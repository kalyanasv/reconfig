==> flow/design.v <==
module pkt_ctl_proc
  #(PARITY = 1, FLAGS = 12, ADDR = 20)
   (
    input 			  clk, rst,
    input logic [ADDR-1:0] 	  pkt_addr,
    input logic [FLAGS-1:0] 	  pkt_flags,
    input logic                   pkt_parity,
    output logic [PARITY+FLAGS+ADDR-1:0] pkt_ctl_data);
   always_ff @(posedge clk) begin
      if (rst)
	pkt_ctl_data <= 0;
      else 
	pkt_ctl_data <= {pkt_parity,pkt_flags, pkt_addr};
   end
endmodule
module pkt_payload_parse
  # (PARITY = 1, FLAGS = 12, ADDR = 20, PAYLOAD = 32)
   (
    input 			 clk,rst,
    input logic [PARITY+FLAGS+ADDR-1:0] pkt_ctl_data,
    input logic [PAYLOAD-1:0] 	 pkt_payload_in,
    output logic [PAYLOAD-1:0] 	 pkt_payload_out);
 always_ff @(posedge clk) begin
   if (rst)
     pkt_payload_out <= '0;
   else begin
     if (|pkt_ctl_data) 
       pkt_payload_out <= pkt_payload_in;
     else
       pkt_payload_out <= '0;
   end    
  end   
endmodule
module pkt_proc_param
  #(SIZE = 64, PARITY = 1, FLAGS = 11, ADDR = 20, PAYLOAD = 32)
  (  
    input logic 	       clk,rst,         
    input logic  [SIZE-1:0]    pkt_data_in,     
    output logic [PAYLOAD-1:0] pkt_payload_out);   
   logic [PAYLOAD-1:0] pkt_payload_in;
   logic [FLAGS-1:0]   pkt_flags;   
   logic [PARITY-1:0]  pkt_parity;   
   logic [ADDR-1:0]    pkt_addr;   
   logic [PARITY+FLAGS+ADDR-1:0] pkt_ctl_data;
   always_ff @(posedge clk)  pkt_payload_in <= pkt_data_in[PAYLOAD-1:0];
   always_ff @(posedge clk)  pkt_addr <= pkt_data_in[PAYLOAD+ADDR-1:PAYLOAD];
   always_ff @(posedge clk)  pkt_flags <= pkt_data_in[PAYLOAD+ADDR+FLAGS-1:PAYLOAD+ADDR];
   always_ff @(posedge clk)  pkt_parity <= pkt_data_in[PAYLOAD+ADDR+FLAGS+PARITY-1:PAYLOAD+ADDR+FLAGS];
   pkt_payload_parse   
    #(.PARITY(PARITY),.FLAGS(FLAGS),.ADDR(ADDR),.PAYLOAD(PAYLOAD))
   parse_payload (.*);
   pkt_ctl_proc
     #(.PARITY(PARITY),.FLAGS(FLAGS),.ADDR(ADDR))
   parse_ctl (.*);  
endmodule
# From RTL to reports: pkt_proc_param
# Tool output for the design above, in the order of the flow.
# Line numbers count from 1 in the design file above.
# Library cell names are shortened.
# Not given: n/a
# setup
top	pkt_proc_param
clock_port	clk
cell_library	sky130hd
pvt_corner	tt_025C_1v80

# Elaborated design
# Yosys after proc, flatten, opt, wreduce and memory -nomap, before mapping. Enables and synchronous resets that opt folds into registers are not counted as muxes. Memory bits, and registers merged into a memory's read port (data or address), are not among the register bits. Print and check cells are not counted. Equal cells are merged and count once.
# op_classes
bitwise	1
reduce_logical	2
# ops
cell	n
32-bit OR reduction	1
2-bit OR reduction	1
1-bit NOT	1
# bits
ff_bits	128
input_bits	66
out_inout_bits	32
word_cells	9

# Longest topological paths
# Longest topological path by Yosys (ltp), each cell counted once; first at word level (registers and memories cut), then after technology mapping (sequential cells cut; the memories' decode and read muxes count).
# depth
word_depth	3
ABC_AREA	0
ltp_mapped	5
mapped_depth_nobuf	3

# Synthesis result
# The flow's flattened synthesis, as Yosys stat reports it; memories are mapped. The netlist is that of the ABC_AREA named above (0 if unset); the other value can give another one.
# Totals and module areas in this step are rounded.
# mapped
cell_count	249
mapped_area_um2	3326
seq_area_um2	2562
flip_flops	128
n_buf	15
# types
cell_type	n	area_total_um2
dfxtp_1	128	2.56E+03
nand2b_1	32	200.192
nor2b_1	32	200.192
a21oi_1	26	130.125
buf_6	7	78.826
a21oi_2	6	52.55
nor4_1	8	50.048
clkbuf_1	7	26.275
and4_1	2	17.517
buf_4	1	7.507
# By module: a second synthesis without flattening, with its own total; a netlist apart from the flattened one above.
# unflattened
hier_cells	248
area_unflattened_um2	3415
# Each row is one instance without its submodules.
# modules
module	instances	cells	area_um2	seq_area_um2
pkt_proc_param	1	64	1281	1281
pkt_payload_parse	1	117	1270	640.6
pkt_ctl_proc	1	67	863.3	640.6

# Timing after synthesis
# Source: OpenSTA report_checks on the synthesized netlist (no wires, ideal clock, input and output delay 20% of the period each), path of least setup slack; recovery checks are left aside. Register names are those of the netlist, which keeps one name where synthesis merged equal registers.
# synth_timing
kind	flip-flop to flip-flop
start	register parse_ctl.pkt_ctl_data[15]
end	register parse_payload.pkt_payload_out[11]
clock_period_ns	1.26
setup_ns	0.117
launch_ns	0.000
t_arrival_ns	1.020
required_time_ns	1.143
setup_slack_ns	0.123
path_delay_ns	1.137
stages	6
n_path_buf	2
synth_period_reached_ns	1.137
# "path_delay_ns" = arrival - input delay + setup time.
# "stages" counts driving pins, that of a launching flip-flop among them; a cell with two outputs on the path counts twice.
# "synth_period_reached_ns" is the clock period less the worst setup slack; recovery checks do not enter. This is arithmetic on one report: input and output delays are still those of the set period (20% each).
# The rows between start and end are the longest chain of elaborated cells between them; the timing report does not say that the signal goes this way. Where chains are equally long, one stands for them.
# A line is the first line of the expression or statement that the cell stems from. Yosys adds cells for indexed reads and writes and turns some case tables into memories.
# At most two assigning lines are given for a register; there are more.
# synth_via
path_cell_list	dfxtp_1 > nor4_1 > and4_1 > buf_6 > buf_6 > a21oi_1
elab_chain_cells	3
cells_between	3
cone_lines	1
classes_between	1 x logic; 2 x reduce/logical
# synth_rtl
item	line	text
start, declared	8	output logic [PARITY+FLAGS+ADDR-1:0] pkt_ctl_data);
start, assigned	11	pkt_ctl_data <= 0;
start, assigned	13	pkt_ctl_data <= {pkt_parity,pkt_flags, pkt_addr};
32-bit OR reduction	27	if (|pkt_ctl_data)
1-bit NOT	n/a
2-bit OR reduction	n/a
end, assigned	25	pkt_payload_out <= '0;
end, assigned	28	pkt_payload_out <= pkt_payload_in;
end, declared	22	output logic [PAYLOAD-1:0] pkt_payload_out);

# Timing after layout
# Path of least setup slack in the final report of run 1 (OpenROAD, finished layout, wires in). Where an end is a register, its clock arrival counts in the times.
# layout_timing
kind	flip-flop to flip-flop
start	register parse_ctl.pkt_ctl_data[31]
end	register parse_payload.pkt_payload_out[4]
clock_period_ns	1.26
setup_ns	0.11
launch_ns	0.41
t_arrival_ns	1.72
required_time_ns	1.55
setup_slack_ns	-0.17
stages	6
n_path_buf	2
# The rows between start and end are the longest chain of elaborated cells between them; the timing report does not say that the signal goes this way. Where chains are equally long, one stands for them.
# At most two assigning lines are given for a register; there are more.
# layout_via
path_cell_list	dfxtp_1 > nor4_2 > buf_4 > and4_4 > clkbuf_16 > a21oi_1
elab_chain_cells	3
cells_between	3
cone_lines	1
classes_between	1 x logic; 2 x reduce/logical
# layout_rtl
item	line	text
start, declared	8	output logic [PARITY+FLAGS+ADDR-1:0] pkt_ctl_data);
start, assigned	11	pkt_ctl_data <= 0;
start, assigned	13	pkt_ctl_data <= {pkt_parity,pkt_flags, pkt_addr};
32-bit OR reduction	27	if (|pkt_ctl_data)
1-bit NOT	n/a
2-bit OR reduction	n/a
end, assigned	25	pkt_payload_out <= '0;
end, assigned	28	pkt_payload_out <= pkt_payload_in;
end, declared	22	output logic [PAYLOAD-1:0] pkt_payload_out);

Memo
Re: implementation data of pkt_proc_param

Record of 2 stored runs of the RTL-to-layout flow on pkt_proc_param, platform sky130hd. The runs are unordered. Constraints: input delay and output delay 20% of the set period each, output load 0.01 pF.
"achieved_clock_period_ns" is the run's clock period less its worst setup slack. It is reckoned from that one timing run; input and output delays stay at 20% of the period that was set.
By "critical_path_time_ns" is meant the share of the clock period that the worst setup path is allowed (20% is reserved at inputs, 20% at outputs), minus its slack. Clock arrival times at its registers enter into it.
"design_power_uw" is the tool's figure for a default switching activity; nothing was simulated.
The results are shown rounded.

Run 1, flow files:
==> flow/run.sh <==
#!/bin/bash
# the make line also repeats the synthesis and layout settings of config.mk as NAME=value (left out here)
make -C /OpenROAD-flow-scripts/flow DESIGN_CONFIG=/design/flow/config.mk WORK_HOME=/design/flow/orfs CLKGATE_MAP_FILE= finish
==> flow/config.mk <==
export PLATFORM = sky130hd
export DESIGN_NAME = pkt_proc_param
export DESIGN_NICKNAME = pkt_proc_param
export VERILOG_FILES = /design/flow/design.v
export SDC_FILE = /design/flow/constraint.sdc
export NUM_CORES = 4
export LEC_CHECK = 0
export CAP_MARGIN = 20
export CORE_ASPECT_RATIO = 1.23
export CORE_MARGIN = 2
export CORE_UTILIZATION = 15
export CTS_CLUSTER_DIAMETER = 234
export GPL_ROUTABILITY_DRIVEN = 0
export PLACE_DENSITY = 0.38
export SETUP_SLACK_MARGIN = 0.06
export SLEW_MARGIN = 20
export TNS_END_PERCENT = 80
==> flow/constraint.sdc <==
create_clock -name core_clock -period 1.26 [get_ports {clk}]
set_input_delay 0.2520 -clock core_clock [delete_from_list [all_inputs] [get_ports {clk}]]
set_output_delay 0.2520 -clock core_clock [all_outputs]
set_load 0.01 [all_outputs]

==> results of run 1, as CSV <==
result,value
finalUtil_pct,23.4
layout_stdcell_area_um2,5114
synth_area_um2,3326
design_power_uw,9904
design_die_area_um2,23380
setup_worst_slack_ns,-0.171
achieved_clock_period_ns,1.431
critical_path_time_ns,1.43
critical_path_kind,"flip-flop to flip-flop"
fin_hold_ws_ns,0.284
setup_tns_ns,-4.587

Run 2, flow files:
==> flow/run.sh <==
#!/bin/bash
# the make line also repeats the synthesis and layout settings of config.mk as NAME=value (left out here)
make -C /OpenROAD-flow-scripts/flow DESIGN_CONFIG=/design/flow/config.mk WORK_HOME=/design/flow/orfs CLKGATE_MAP_FILE= finish
==> flow/config.mk <==
export PLATFORM = sky130hd
export DESIGN_NAME = pkt_proc_param
export DESIGN_NICKNAME = pkt_proc_param
export VERILOG_FILES = /design/flow/design.v
export SDC_FILE = /design/flow/constraint.sdc
export NUM_CORES = 4
export LEC_CHECK = 0
export CAP_MARGIN = 20
export CORE_MARGIN = 2
export CORE_UTILIZATION = 40
export SETUP_SLACK_MARGIN = 0.13
export SLEW_MARGIN = 20
==> flow/constraint.sdc <==
create_clock -name core_clock -period 1.42 [get_ports {clk}]
set_input_delay 0.2840 -clock core_clock [delete_from_list [all_inputs] [get_ports {clk}]]
set_output_delay 0.2840 -clock core_clock [all_outputs]
set_load 0.01 [all_outputs]

==> results of run 2, as CSV <==
result,value
layout_stdcell_area_um2,4979
critical_path_time_ns,1.30
critical_path_kind,"flip-flop to flip-flop"
design_power_uw,8846
setup_tns_ns,0.000
synth_area_um2,3326
fin_hold_ws_ns,0.226
finalUtil_pct,61.2
design_die_area_um2,9059
achieved_clock_period_ns,1.302
setup_worst_slack_ns,0.118
